==> flow/design.v <==
module traffic_lights(input clk, rst, output reg red, yellow, green);
localparam red_state = 0;
localparam red_yellow_state = 1;
localparam green_state = 2;
localparam yellow_state = 3;
localparam red_time = 1;
localparam red_yellow_time = 2;
localparam green_time = 3;
localparam yellow_time = 4;
integer present_state, next_state;
integer present_counter, next_counter;
always @ (posedge clk or posedge rst)
	begin
	if (rst) begin
		present_state <= red_state;
		present_counter <= 0;
	end
	else begin
		present_state <= next_state;
		present_counter <= next_counter;
	end
end
always
	begin
	next_state = present_state;
	next_counter = present_counter + 1;
	case (present_state)
		red_state: begin
			if (next_counter >= red_time) begin
				next_state = red_yellow_state;
				next_counter = 0;
			end
		end
		red_yellow_state: begin
		 if (next_counter >= red_yellow_time) begin
				next_state = green_state;
				next_counter = 0;
			end
		end
		green_state: begin
		 if (next_counter >= green_time) begin
				next_state = yellow_state;
				next_counter = 0;
			end
		end
		yellow_state: begin
		 if (next_counter >= yellow_time) begin
				next_state = red_state;
				next_counter = 0;
			end
		end
	endcase 
end
always 
   begin 
   red = 1'b0;
   yellow = 1'b0;
   green = 1'b0;
   case(present_state)
      red_state: begin
         red = 1'b1;
      end
      red_yellow_state: begin
         red = 1'b1;
         yellow = 1'b1;
      end
      green_state: begin
         green = 1'b1;
      end
      yellow_state: begin
         yellow = 1'b1;
      end
	endcase
end
endmodule
# Tool chain data of traffic_lights
# The steps from the RTL of traffic_lights to its reports follow in flow order.
# Lines are those of the file above, counted from 1.
# Not given: -
[setup]
top_module = "traffic_lights"
clock = "clk"
cell_library = "sky130hd"
corner = "tt_025C_1v80"

# Word-level counts
# Source: Yosys, flattened and elaborated, memories not mapped. Widths are those after wreduce. Registers that Yosys merges into a memory's read port (data or address) are not register bits. Print and check cells do not count. Equal cells are merged and count once.
[word_totals]
out_inout_bits = 3
wordCells = 32
reg_bits = 64
[op_classes]
n_cmp = 4
add_sub_neg = 1
n_eq = 7
reduce_logical = 5
n_mux = 13
[ops]
columns = ["cell", "count"]
rows = [
  ["32-bit case mux with 4-bit select", 2],
  ["32-bit 2-to-1 mux", 8],
  ["32-bit by 2-bit == test with 1-bit output (second input constant)", 2],
  ["32-bit by 3-bit >= comparator with 1-bit output (second input constant)", 2],
  ["32-bit by 1-bit == test with 1-bit output (second input constant)", 1],
  ["32-bit by 2-bit adder with 32-bit output (second input constant)", 1],
  ["32-bit by 2-bit >= comparator with 1-bit output (second input constant)", 1],
  ["32-bit by 4-bit >= comparator with 1-bit output (second input constant)", 1],
  ["32-bit zero test", 1],
  ["2-bit inequality test (second input constant)", 4],
  ["5-bit AND reduction", 1],
  ["2-bit OR reduction", 2],
  ["4-bit nonzero test", 1],
  ["1-bit 2-to-1 mux", 3],
]

# Logic depth
# Longest topological path by Yosys (ltp), each cell counted once; first at word level (registers and memories cut), then after technology mapping (sequential cells cut; the memories' decode and read muxes count).
[logic_depth]
word_depth = 4
ABC_AREA = 0
ltp_mapped = 11
ltp_nobuf = 9

# Mapped cells and area
# Yosys stat after the flow's synthesis: flattened, memories mapped to cells. It holds for the ABC_AREA given above (unset counts as 0); a run with the other value may have another netlist.
# Totals and module areas in this step are rounded.
[mapped]
sequential_area_mm2 = 0.0009
mapped_cells = 257
synth_area_mm2 = 0.0023
flip_flops = 36
[by_type]
columns = ["cell", "count"]
rows = [
  ["sky130_fd_sc_hd__dfrtp_1", 35],
  ["sky130_fd_sc_hd__xnor2_1", 19],
  ["sky130_fd_sc_hd__nor2_1", 39],
  ["sky130_fd_sc_hd__xor2_1", 13],
  ["sky130_fd_sc_hd__nand3_1", 16],
  ["sky130_fd_sc_hd__nor4_1", 11],
  ["sky130_fd_sc_hd__nand2_1", 17],
  ["sky130_fd_sc_hd__nand4_1", 10],
  ["sky130_fd_sc_hd__nor2_2", 10],
  ["sky130_fd_sc_hd__ha_1", 4],
  ["sky130_fd_sc_hd__nor4_4", 2],
  ["sky130_fd_sc_hd__inv_1", 11],
  ["sky130_fd_sc_hd__nor3_1", 7],
  ["sky130_fd_sc_hd__buf_6", 3],
  ["sky130_fd_sc_hd__mux2i_1", 3],
  ["sky130_fd_sc_hd__and4_1", 3],
  ["sky130_fd_sc_hd__dfstp_2", 1],
  ["sky130_fd_sc_hd__o2111ai_4", 1],
]
# Not listed: further types 29, cells in them 52.

# Timing after synthesis
# Path of least setup slack by OpenSTA after synthesis, without wires, with an ideal clock, recovery checks aside; 20% of the period is set as input and as output delay. Where synthesis merged equal registers, the netlist keeps one of their names.
[synth_timing]
kind = "register -> register"
from = "register present_counter[2]"
to = "register present_state"
setup_ns = 0.124
path_stages = 11
launch_ns = 0.000
setup_slack_ns = 0.529
n_path_buf = 2
path_delay_ns = 2.911
clock_period_ns = 3.44
arrival_ns = 2.787
synth_period_reached_ns = 2.911
# "path_delay_ns" is the arrival time less input delay plus setup time.
# "path_stages" counts driving pins, that of a launching flip-flop among them; a cell with two outputs on the path counts twice.
# "synth_period_reached_ns" = period - worst setup slack (recovery checks aside). The figure is calculated, with input and output delays left at 20% of the set period.
# Where an end lacks its bit number, it is one bit of the signal, or one of the new flip-flops if synthesis recoded a state register.
[synth_via]
path_cell_list = "sky130_fd_sc_hd__dfrtp_1 > sky130_fd_sc_hd__buf_2 > sky130_fd_sc_hd__nand3_1 > sky130_fd_sc_hd__or4_1 > sky130_fd_sc_hd__buf_2 > sky130_fd_sc_hd__nor2_1 > sky130_fd_sc_hd__xnor2_1 > sky130_fd_sc_hd__or4b_2 > sky130_fd_sc_hd__nor4_4 > sky130_fd_sc_hd__a21oi_1 > sky130_fd_sc_hd__a2bb2oi_1"
[synth_lines]
columns = ["item", "line_no", "text"]
rows = [
  ["start: declaration", 11, "integer present_counter, next_counter;"],
  ["start: assignment", 16, "present_counter <= 0;"],
  ["start: assignment", 20, "present_counter <= next_counter;"],
  ["end: assignment", 15, "present_state <= red_state;"],
  ["end: assignment", 19, "present_state <= next_state;"],
  ["end: declaration", 10, "integer present_state, next_state;"],
]
# Chain of elaborated cells between the ends: none given.

# Timing after layout
# Path of least setup slack in the final report of run 1 (OpenROAD, finished layout, wires in). Where an end is a register, its clock arrival counts in the times.
[layout_timing]
kind = "register -> register"
from = "register present_counter[2]"
to = "register present_counter[20]"
path_stages = 13
setup_slack_ns = -0.71
setup_ns = 0.11
arrival_ns = 3.01
n_path_buf = 4
clock_period_ns = 2.14
launch_ns = 0.28
# Between the ends stands the longest chain of elaborated cells between them, by number of cells; it is not shown to be the way that was timed. Of several equally long chains one is given.
# Each line given opens the expression or statement behind the cell; cells for indexed reads and writes are added by Yosys, which also makes memories of some case tables.
[layout_via]
path_cell_list = "sky130_fd_sc_hd__dfrtp_1 > sky130_fd_sc_hd__buf_6 > sky130_fd_sc_hd__nand3_4 > sky130_fd_sc_hd__or4_4 > sky130_fd_sc_hd__buf_8 > sky130_fd_sc_hd__o31a_1 > sky130_fd_sc_hd__o211a_1 > sky130_fd_sc_hd__o2111ai_4 > sky130_fd_sc_hd__nor3_4 > sky130_fd_sc_hd__a211oi_4 > sky130_fd_sc_hd__buf_6 > sky130_fd_sc_hd__buf_12 > sky130_fd_sc_hd__nor2_1"
elab_chain_len = 4
cells_between = 10
[layout_lines]
columns = ["item", "line_no", "text"]
rows = [
  ["start: declaration", 11, "integer present_counter, next_counter;"],
  ["start: assignment", 16, "present_counter <= 0;"],
  ["start: assignment", 20, "present_counter <= next_counter;"],
  ["32-bit by 2-bit adder with 32-bit output", 26, "next_counter = present_counter + 1;"],
  ["32-bit by 4-bit >= comparator with 1-bit output", 47, "if (next_counter >= yellow_time) begin"],
  ["32-bit 2-to-1 mux", 47, ""],
  ["32-bit case mux with 4-bit select", 27, "case (present_state)"],
  ["end: assignment", 16, ""],
  ["end: assignment", 20, ""],
  ["end: declaration", 11, ""],
]

# Measured results for traffic_lights: 2 stored runs of the Yosys and OpenROAD flow on sky130hd. The settings differ; the order carries no meaning. The constraints put input and output delay at 20% of the set period each and load the outputs with 0.01 pF.
# "achieved_period_ns" = clock period - worst setup slack. The figure is calculated, with input and output delays left at 20% of the set period.
# "worst_path_ns" means the part of the period allowed to the worst setup path (the constraints hold back 20% at inputs and 20% at outputs) less its slack; where the path has registers, the arrival times of their clocks count too.
# Results are given in rounded form.

[[run]]
name = "run 1"
[run.settings]
period_ns = 2.14
CORE_UTILIZATION = 17
SETUP_SLACK_MARGIN = 0.44
PLACE_DENSITY = 0.5
CELL_PAD_IN_SITES_GLOBAL_PLACEMENT = 3
TNS_END_PERCENT = 55
GPL_TIMING_DRIVEN = 0
CTS_CLUSTER_SIZE = 64
CAP_MARGIN = 20
CORE_MARGIN = 2
SLEW_MARGIN = 20
[run.results]
layout_utilization_pct = 25
design.die.area_mm2 = 0.015
worst_path_ns = 2.85
critical_path_type = "register -> register"
fin_ws_ns = -0.71
setupTns_ns = -24
final_stdcell_area_mm2 = 0.0034
synth_area_mm2 = 0.0023
achieved_period_ns = 2.847

[[run]]
name = "run 2"
[run.settings]
period_ns = 2.43
CAP_MARGIN = 20
CORE_MARGIN = 2
CORE_UTILIZATION = 40
SLEW_MARGIN = 20
[run.results]
synth_area_mm2 = 0.0023
final_stdcell_area_mm2 = 0.0032
achieved_period_ns = 2.803
design.die.area_mm2 = 0.0065
layout_utilization_pct = 58
fin_ws_ns = -0.37
worst_path_ns = 2.80
critical_path_type = "register -> register"
setupTns_ns = -9.7
