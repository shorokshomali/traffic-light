==> flow/design.v <==
`timescale 1ns / 1ps
module traffic_light(clk,rst,red, yellow,green);
input clk, rst;
output 		red, yellow,green;
localparam S_RED = 0;
localparam S_YELLOW = 1;
localparam S_GREEN = 2;
reg 	[2:0]	state;
reg		[2:0]	next_state;
reg		[5:0]	time_count;
assign red 		= (state == S_RED)		? 1 : 0;
assign yellow 	= (state == S_YELLOW)	? 1 : 0;
assign green 	= (state == S_GREEN)	? 1 : 0;
always @(posedge clk or negedge rst)
	if (!rst)		
		time_count <= 0;
	else	
		if (state == next_state) 	
			time_count <= time_count + 1;
		else 
			time_count <= 0;
always @(posedge clk or negedge rst)
	if (!rst)		
		state <= S_RED;
	else	 	
		state <= next_state;
always @(*)
	begin
	next_state 	= state;  
	case (state)
		S_RED: 
			if (time_count >= 60)
				next_state =  S_GREEN;
		S_YELLOW:
			if (time_count >= 3)
	  		  	next_state =  S_RED;
		S_GREEN:
			if (time_count >= 60)
	  		  	next_state =  S_YELLOW;
		default	: next_state =	state;
	 endcase
	end
 endmodule
======== Reports on traffic_light ========
The steps from the RTL of traffic_light to its reports follow in flow order.
Lines are those of the file above, counted from 1.
A cell with n/a has no value.
design
  top ..................................... traffic_light
  clock ................................... clk
  cell library ............................ sky130hd
  corner .................................. tt_025C_1v80

======== Word-level counts ========
Yosys after proc, flatten, opt, wreduce and memory -nomap, before mapping. Enables and synchronous resets that opt folds into registers are not counted as muxes. Memory bits, and registers merged into a memory's read port (data or address), are not among the register bits. Print and check cells are not counted. Equal cells are merged and count once.
bit counts
  register bits ........................... 9
  bits in latches ......................... 0
  bits in writable memories ............... 0
  ROM bits ................................ 0
  clocked read ports x word width ......... 0
  memories ................................ 0
  input bits .............................. 2
  output and inout bits ................... 3
  word-level cells ........................ 17
cells by class
  add/sub/neg operators ................... 1
  $mul .................................... 0
  div/mod/pow operators ................... 0
  order comparisons ....................... 2
  eq/ne operators ......................... 3
  shift operators ......................... 0
  muxes and demuxes ....................... 8
  bitwise logic cells ..................... 0
  reduce/logical cells .................... 1
operator list
  cell                                                            count
  3-bit parallel mux with 3-bit select                            1
  3-bit two-way mux                                               3
  6-bit by 1-bit adder with 6-bit output with constant B          1
  6-bit by 2-bit >= comparator with 1-bit output with constant B  1
  6-bit >= comparator with constant B                             1
  6-bit two-way mux                                               1
  3-bit by 1-bit == test with 1-bit output with constant B        1
  3-bit by 2-bit == test with 1-bit output with constant B        1
  3-bit == test                                                   1
  3-bit logical NOT                                               1
  1-bit two-way mux                                               3

======== Depth ========
Yosys ltp: most cells in a row. Word level: on the elaborated netlist, between registers, memories and ports. Mapped: between sequential cells and ports; inverters and the memories' decode and read muxes count.
logic depth
  word-level depth ........................ 5
  ABC_AREA ................................ 1
  mapped depth ............................ 6
  depth with buffers taken out ............ 6

======== After synthesis ========
The flow's flattened synthesis, as Yosys stat reports it; memories are mapped. The netlist is that of the ABC_AREA named above (0 if unset); the other value can give another one.
Totals and module areas in this step are rounded.
cell types
  cell                       count  area in all (um2)
  sky130_fd_sc_hd__dfrtp_1   9      225.216
  sky130_fd_sc_hd__nor2_1    10     37.536
  sky130_fd_sc_hd__nand2_1   8      30.029
  sky130_fd_sc_hd__xor2_1    3      26.275
  sky130_fd_sc_hd__nand3_1   5      25.024
  sky130_fd_sc_hd__inv_1     4      15.014
  sky130_fd_sc_hd__ha_1      1      12.512
  sky130_fd_sc_hd__nor2_2    2      12.512
  sky130_fd_sc_hd__nand2_4   1      11.261
  sky130_fd_sc_hd__nor3_1    2      10.01
  sky130_fd_sc_hd__o21ai_2   1      8.758
  sky130_fd_sc_hd__xnor2_1   1      8.758
  sky130_fd_sc_hd__nand2_2   1      6.256
  sky130_fd_sc_hd__nand4_1   1      6.256
  sky130_fd_sc_hd__clkbuf_1  1      3.754
  sky130_fd_sc_hd__inv_2     1      3.754
synthesis totals
  mapped cells ............................ 51
  chip area (Yosys) ....................... 440 um2
  area of sequential cells ................ 230 um2
  flip-flops .............................. 9
  buffer cells ............................ 1

======== Worst setup path after synthesis ========
Path of least setup slack by OpenSTA after synthesis, without wires, with an ideal clock, recovery checks aside; 20% of the period is set as input and as output delay. Where synthesis merged equal registers, the netlist keeps one of their names.
timing path after synthesis
  path type ............................... register to register
  from .................................... register time_count[0]
  to ...................................... register time_count[0]
  period .................................. 1560 ps
  setup time .............................. 72 ps
  launch time at the first pin ............ 0 ps
  arrival time ............................ 1051 ps
  required time ........................... 1488 ps
  path slack .............................. 438 ps
  path delay .............................. 1123 ps
  driving pins on the path ................ 7
  buffers on the path ..................... 0
  synthesis period reached ................ 1122 ps
"path delay" is the arrival time less input delay plus setup time.
"driving pins on the path": output pins that drive a net of the path, with the launching flip-flop's if there is one; two outputs of one cell count as two.
"synthesis period reached" = period - worst setup slack (recovery checks aside). The figure is calculated, with input and output delays left at 20% of the set period.
Between the ends stands the longest chain of elaborated cells between them, by number of cells; it is not shown to be the way that was timed. Of several equally long chains one is given.
Each line given opens the expression or statement behind the cell; cells for indexed reads and writes are added by Yosys, which also makes memories of some case tables.
A register here has more assigning lines than the two given.
between the ends, after synthesis
  path through ............................ sky130_fd_sc_hd__dfrtp_1 -> sky130_fd_sc_hd__ha_1 -> sky130_fd_sc_hd__nor2_1 -> sky130_fd_sc_hd__nand3_1 -> sky130_fd_sc_hd__nand3_1 -> sky130_fd_sc_hd__nand2_4 -> sky130_fd_sc_hd__nor2_1
  cells in the longest elaborated chain ... 5
  elaborated cells on any way between the ends .. 9
  those cells by class .................... add/sub: 1; compare: 2; eq/ne: 1; mux: 5
RTL lines, path after synthesis
  item                                  RTL line  RTL
  start, declared                       10        reg [5:0] time_count;
  start, assigned                       16        time_count <= 0;
  start, assigned                       19        time_count <= time_count + 1;
  6-bit >= comparator                   38        if (time_count >= 60)
  3-bit two-way mux                     38
  3-bit parallel mux with 3-bit select  30        case (state)
  3-bit == test                         18        if (state == next_state)
  6-bit two-way mux                     18
  end, assigned                         16
  end, assigned                         19
  end, declared                         10

======== Worst path after layout ========
From the final timing report of run 1: the path of least setup slack in the routed layout; clock arrival at registers is part of the times.
The report prints the path's times to 10 ps; the period is as set.
timing path post-layout
  path type ............................... register to output
  from .................................... register state
  to ...................................... output port green
  period .................................. 1690 ps
  external output delay ................... 340 ps
  launch time at the first pin ............ 250 ps
  arrival time ............................ 1120 ps
  required time ........................... 1350 ps
  path slack .............................. 230 ps
  driving pins on the path ................ 3
  buffers on the path ..................... 1
Where an end lacks its bit number, it is one bit of the signal, or one of the new flip-flops if synthesis recoded a state register.
between the ends, post-layout
  path through ............................ sky130_fd_sc_hd__dfrtp_1 -> sky130_fd_sc_hd__nor3_1 -> sky130_fd_sc_hd__clkdlybuf4s15_2
RTL lines, path post-layout
  item             RTL line  RTL
  start, declared  8         reg [2:0] state;
  start, assigned  24        state <= S_RED;
  start, assigned  26        state <= next_state;
  end, declared    4         output red, yellow,green;
Chain of elaborated cells between the ends: none given.

--- measured runs ---
Flow measurements of traffic_light on sky130hd: 2 stored runs with different settings, listed in no order. Input and output delays are each 20% of the period that was set; the output load is 0.01 pF.
"clock period achieved" means the clock period less the worst setup slack. The figure is calculated, with input and output delays left at 20% of the set period.
"time of the worst setup path": the worst setup path's part of the clock period (all of it between registers, 20% less for each end at a port) less its slack. A launch clock that arrives late makes it longer, a capture clock that arrives late makes it shorter.
"overall power": no workload was simulated; the value follows from the tool's default switching activity.
"time of the worst setup path" is known to 10 ps.
Measured values are rounded.

---- run 1 ----
settings
  period_ns = 1.69
  CORE_UTILIZATION = 24
  SETUP_SLACK_MARGIN = 0.2
  PLACE_DENSITY_LB_ADDON = 0.05
  HOLD_SLACK_MARGIN = 0.09
  CORE_ASPECT_RATIO = 1.54
  CELL_PAD_IN_SITES_GLOBAL_PLACEMENT = 3
  TNS_END_PERCENT = 85
  ABC_AREA = 1
  CTS_CLUSTER_DIAMETER = 93
  MIN_ROUTING_LAYER = met1
  MAX_ROUTING_LAYER = met5
  CAP_MARGIN = 20
  CORE_MARGIN = 2
  SLEW_MARGIN = 20
results
  die size ................................ 2200 um2
  cell area after synthesis ............... 440 um2
  utilization in the final report ......... 0.3
  time of the worst setup path ............ 1120 ps
  worst setup path type ................... register to output
  setup TNS ............................... 0 ps
  overall power ........................... 0.38 mW
  std-cell area (final layout) ............ 520 um2
  worst setup slack after layout .......... 230 ps
  clock period achieved ................... 1463 ps

---- run 2 ----
settings
  period_ns = 1.45
  CORE_UTILIZATION = 22
  SETUP_SLACK_MARGIN = 0.1
  PLACE_DENSITY = 0.37
  CORE_MARGIN = 10
  TNS_END_PERCENT = 30
  ABC_AREA = 1
  GPL_TIMING_DRIVEN = 0
  GPL_ROUTABILITY_DRIVEN = 1
  CTS_CLUSTER_SIZE = 18
  CTS_CLUSTER_DIAMETER = 97
  MAX_ROUTING_LAYER = met4
  CAP_MARGIN = 20
  SLEW_MARGIN = 20
results
  die size ................................ 4200 um2
  cell area after synthesis ............... 440 um2
  utilization in the final report ......... 0.29
  time of the worst setup path ............ 1010 ps
  worst setup path type ................... register to output
  setup TNS ............................... 0 ps
  overall power ........................... 0.44 mW
  std-cell area (final layout) ............ 560 um2
  worst setup slack after layout .......... 150 ps
  clock period achieved ................... 1297 ps
--- end ---
